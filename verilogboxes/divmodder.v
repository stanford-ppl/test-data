==> flow/design.v <==
module divmodder
  #( parameter WIDTH = 32,
     parameter LATENCY = 4 
   )
   (
     input clock,
     input reset,
     input [WIDTH-1:0] in1,
     input [WIDTH-1:0] in2,
     output reg [WIDTH-1:0] div,
     output reg [WIDTH-1:0] mod
   );
  integer i;
  reg [WIDTH-1:0] sr1[LATENCY];
  reg [WIDTH-1:0] sr2[LATENCY];
  always @(posedge clock) begin
    begin
      sr1[0] <= in1 % in2;
      sr2[0] <= in1 / in2;
      for(i=1; i<LATENCY; i=i+1) begin
        sr1[i] <= sr1[i-1];
        sr2[i] <= sr2[i-1];
      end
    end
  end
  always @(*) begin
    mod = sr1[LATENCY-1];
    div = sr2[LATENCY-1];
  end
endmodule 
Reports on divmodder
What the tools print for divmodder, step after step.
Line numbers count from 1 in the design file above.
Not given: --
Design
  design top: divmodder
  clock input: clock
  library: sky130hd
  library corner: tt_025C_1v80

Word-level counts
Yosys after proc, flatten, opt, wreduce and memory -nomap, before mapping. Enables and synchronous resets that opt folds into registers are not counted as muxes. Print and check cells are not counted. Equal cells are merged and count once.
Storage and ports
  cells after elaboration: 10
  register bits: 256
  input port bits: 66
Cells by class
  divide/modulo/power cells: 2
Operators with widths (count)
  divider 32 x 32 -> 32 bit: 1
  modulo 32 x 32 -> 32 bit: 1

Logic depth
Yosys ltp: most cells in a row. Word level: on the elaborated netlist, between registers, memories and ports. Mapped: between sequential cells and ports; inverters and the memories' decode and read muxes count.
Depth
  depth in word-level cells: 1
  ABC_AREA: 0
  depth in mapped cells: 348
  mapped depth without buffers: 320

Synthesis result
The flow's flattened synthesis, as Yosys stat reports it; memories are mapped. The netlist is that of the ABC_AREA named above (0 if unset); the other value can give another one.
Totals and module areas in this step are rounded.
Synthesis totals
  chip area (Yosys): 36400 µm²
  cell count: 4888
  buffers: 146
  flip-flops: 256
  area of sequential cells: 5120 µm²
Cells by type
  sky130_fd_sc_hd__ha_1: count 529, area in all 6.62E+03 µm²
  sky130_fd_sc_hd__dfxtp_1: count 256, area in all 5.12E+03 µm²
  sky130_fd_sc_hd__a21oi_1: count 384, area in all 1.92E+03 µm²
  sky130_fd_sc_hd__nand2_1: count 504, area in all 1.89E+03 µm²
  sky130_fd_sc_hd__xnor2_1: count 201, area in all 1.76E+03 µm²
  sky130_fd_sc_hd__nor2_1: count 418, area in all 1.57E+03 µm²
  sky130_fd_sc_hd__o21ai_0: count 292, area in all 1.46E+03 µm²
  sky130_fd_sc_hd__a21o_1: count 176, area in all 1.32E+03 µm²
  sky130_fd_sc_hd__xor2_1: count 150, area in all 1313.76 µm²
  sky130_fd_sc_hd__o21a_1: count 135, area in all 1.01E+03 µm²
  sky130_fd_sc_hd__nor3_1: count 179, area in all 895.859 µm²
  sky130_fd_sc_hd__inv_1: count 195, area in all 731.952 µm²
  sky130_fd_sc_hd__mux2_2: count 65, area in all 731.952 µm²
  sky130_fd_sc_hd__nand3_1: count 127, area in all 635.61 µm²
  sky130_fd_sc_hd__a31oi_1: count 87, area in all 544.272 µm²
  sky130_fd_sc_hd__o211ai_1: count 62, area in all 465.446 µm²
  sky130_fd_sc_hd__a211oi_1: count 55, area in all 412.896 µm²
  sky130_fd_sc_hd__or3_1: count 61, area in all 381.616 µm²
Other cell types: 95; their cells: 1012.

Worst setup path after synthesis
Path of least setup slack by OpenSTA after synthesis, without wires, with an ideal clock, recovery checks aside; 20% of the period is set as input and as output delay. Where synthesis merged equal registers, the netlist keeps one of their names.
Timing path post-synthesis
  path kind: input-to-reg
  start point: input in2[31]
  end point: register sr1[0][30]
  required time: 179872 ps
  setup slack: 75152 ps
  period: 180000 ps
  buffers on the path: 48
  time at the first pin: 36000 ps
  arrival time: 104720 ps
  stages: 325
  delay of the path: 68848 ps
  synthesis period reached: 104848 ps
"delay of the path" = arrival - input delay + setup time.
"stages": output pins that drive a net of the path, with the launching flip-flop's if there is one; two outputs of one cell count as two.
"synthesis period reached" is the clock period less the worst setup slack; recovery checks do not enter. This is arithmetic on one report: input and output delays are still those of the set period (20% each).
Between the ends stands the longest chain of elaborated cells between them, by number of cells; it is not shown to be the way that was timed. Of several equally long chains one is given.
Each line given opens the expression or statement behind the cell; cells for indexed reads and writes are added by Yosys, which also makes memories of some case tables.
Between the ends, post-synthesis
  cell sequence: sky130_fd_sc_hd__nor4_4 -> sky130_fd_sc_hd__and3_1 -> sky130_fd_sc_hd__and3_1 -> sky130_fd_sc_hd__buf_2 -> sky130_fd_sc_hd__a41oi_1 -> sky130_fd_sc_hd__nor2_1 -> sky130_fd_sc_hd__ha_1 -> sky130_fd_sc_hd__o21ai_0 -> sky130_fd_sc_hd__a21oi_1 -> sky130_fd_sc_hd__nand2_1 -> sky130_fd_sc_hd__inv_1 -> sky130_fd_sc_hd__or3_1 -> sky130_fd_sc_hd__o31ai_1 -> sky130_fd_sc_hd__ha_1 -> sky130_fd_sc_hd__a21oi_1 -> sky130_fd_sc_hd__and2_1 -> sky130_fd_sc_hd__nor3_1 -> sky130_fd_sc_hd__o211ai_1 -> (+289 left out) -> sky130_fd_sc_hd__clkbuf_1 -> sky130_fd_sc_hd__nor2_1 -> sky130_fd_sc_hd__a21oi_1 -> sky130_fd_sc_hd__ha_1 -> sky130_fd_sc_hd__a21o_1 -> sky130_fd_sc_hd__a21o_1 -> sky130_fd_sc_hd__or2_2 -> sky130_fd_sc_hd__o32a_1 -> sky130_fd_sc_hd__o31a_1 -> sky130_fd_sc_hd__o41ai_1 -> sky130_fd_sc_hd__o22ai_1 -> sky130_fd_sc_hd__o41a_1 -> sky130_fd_sc_hd__nor2b_1 -> sky130_fd_sc_hd__o211a_1 -> sky130_fd_sc_hd__clkbuf_1 -> sky130_fd_sc_hd__o21ai_0 -> sky130_fd_sc_hd__o22ai_1 -> sky130_fd_sc_hd__o21ai_0
  length of the longest elaborated chain: 1
  elaborated cells on any way between the ends: 1
  RTL lines with such cells: 1
Ends and longest elaborated chain, post-synthesis
  from (decl): RTL line 9  | input [WIDTH-1:0] in2,
  modulo 32 x 32 -> 32 bit: RTL line 18  | sr1[0] <= in1 % in2;
  to (assign): RTL line 18
  to (decl): RTL line 14  | reg [WIDTH-1:0] sr1[LATENCY];

Worst path after layout
Path of least setup slack in the final report of record 1 (OpenROAD, finished layout, wires in). Where an end is a register, its clock arrival counts in the times.
The path's times are printed in steps of 10 ps; the period is the one set.
Timing path after layout
  path kind: input-to-reg
  start point: input in2[31]
  end point: register sr1[0][25]
  buffers on the path: 31
  required time: 122490 ps
  stages: 319
  arrival time: 112570 ps
  time at the first pin: 24400 ps
  period: 122000 ps
  setup slack: 9920 ps
Between the ends stands the longest chain of elaborated cells between them, by number of cells; it is not shown to be the way that was timed. Of several equally long chains one is given.
Between the ends, after layout
  cell sequence: sky130_fd_sc_hd__clkdlybuf4s50_1 -> sky130_fd_sc_hd__nor4_4 -> sky130_fd_sc_hd__and3_1 -> sky130_fd_sc_hd__buf_4 -> sky130_fd_sc_hd__and3_1 -> sky130_fd_sc_hd__buf_4 -> sky130_fd_sc_hd__a41oi_1 -> sky130_fd_sc_hd__nor2_1 -> sky130_fd_sc_hd__ha_1 -> sky130_fd_sc_hd__o21ai_0 -> sky130_fd_sc_hd__a21oi_1 -> sky130_fd_sc_hd__nand2_1 -> sky130_fd_sc_hd__inv_1 -> sky130_fd_sc_hd__or3_1 -> sky130_fd_sc_hd__o31ai_1 -> sky130_fd_sc_hd__ha_1 -> sky130_fd_sc_hd__a21oi_1 -> sky130_fd_sc_hd__and2_1 -> (+283 left out) -> sky130_fd_sc_hd__ha_1 -> sky130_fd_sc_hd__a21o_1 -> sky130_fd_sc_hd__or2_2 -> sky130_fd_sc_hd__o32a_1 -> sky130_fd_sc_hd__o31a_1 -> sky130_fd_sc_hd__o41ai_1 -> sky130_fd_sc_hd__buf_4 -> sky130_fd_sc_hd__o22ai_1 -> sky130_fd_sc_hd__o41a_1 -> sky130_fd_sc_hd__nor2b_1 -> sky130_fd_sc_hd__o211a_1 -> sky130_fd_sc_hd__buf_12 -> sky130_fd_sc_hd__inv_1 -> sky130_fd_sc_hd__buf_4 -> sky130_fd_sc_hd__buf_4 -> sky130_fd_sc_hd__nand3b_1 -> sky130_fd_sc_hd__o21ai_0 -> sky130_fd_sc_hd__a211oi_1
  length of the longest elaborated chain: 1
  elaborated cells on any way between the ends: 1
  RTL lines with such cells: 1
Ends and longest elaborated chain, after layout
  from (decl): RTL line 9  | input [WIDTH-1:0] in2,
  modulo 32 x 32 -> 32 bit: RTL line 18  | sr1[0] <= in1 % in2;
  to (assign): RTL line 18
  to (decl): RTL line 14  | reg [WIDTH-1:0] sr1[LATENCY];

==> results <==
Measured data: module divmodder, platform sky130hd, 2 stored runs of the flow under differing settings, order arbitrary. Input and output delays are each 20% of the period that was set; the output load is 0.01 pF.
"achieved period" means the clock period less the worst setup slack. The figure is calculated, with input and output delays left at 20% of the set period.
"time of the worst setup path" is the time allowed to the run's worst setup path (the clock period less input and output delay, where it has them) less its slack. Clock arrival times count: a late capture clock shortens it, a late launch clock lengthens it.
"power consumption" is the tool's figure for a default switching activity; nothing was simulated.
"time of the worst setup path" is given in steps of 10 ps.
Values from the reports are rounded here.

==> record 1: settings <==
{ "period_ns": 122.0, "CORE_UTILIZATION": 29, "SETUP_SLACK_MARGIN": 5.0, "PLACE_DENSITY_LB_ADDON": 0.28, "CORE_ASPECT_RATIO": 1.71, "CELL_PAD_IN_SITES_GLOBAL_PLACEMENT": 2, "GPL_TIMING_DRIVEN": 1, "SLEW_MARGIN": 0, "CAP_MARGIN": 20, "CORE_MARGIN": 2 }
==> record 1: results <==
mapped cell area after synthesis: 36400 µm²
time of the worst setup path: 87680 ps
critical path type: input-to-reg
area of the die: 128000 µm²
total negative slack on setup checks: 0 ps
power consumption: 0.447 mW
setup slack of the worst path: 9920 ps
utilization after layout: 0.347
standard-cell area after layout: 43200 µm²
achieved period: 112077 ps

==> record 2: settings <==
{ "period_ns": 89.1, "CAP_MARGIN": 20, "CORE_MARGIN": 2, "CORE_UTILIZATION": 40, "SLEW_MARGIN": 20 }
==> record 2: results <==
mapped cell area after synthesis: 36400 µm²
utilization after layout: 0.604
time of the worst setup path: 68090 ps
critical path type: input-to-reg
setup slack of the worst path: 3190 ps
total negative slack on setup checks: 0 ps
standard-cell area after layout: 54300 µm²
power consumption: 0.677 mW
area of the die: 93300 µm²
achieved period: 85914 ps
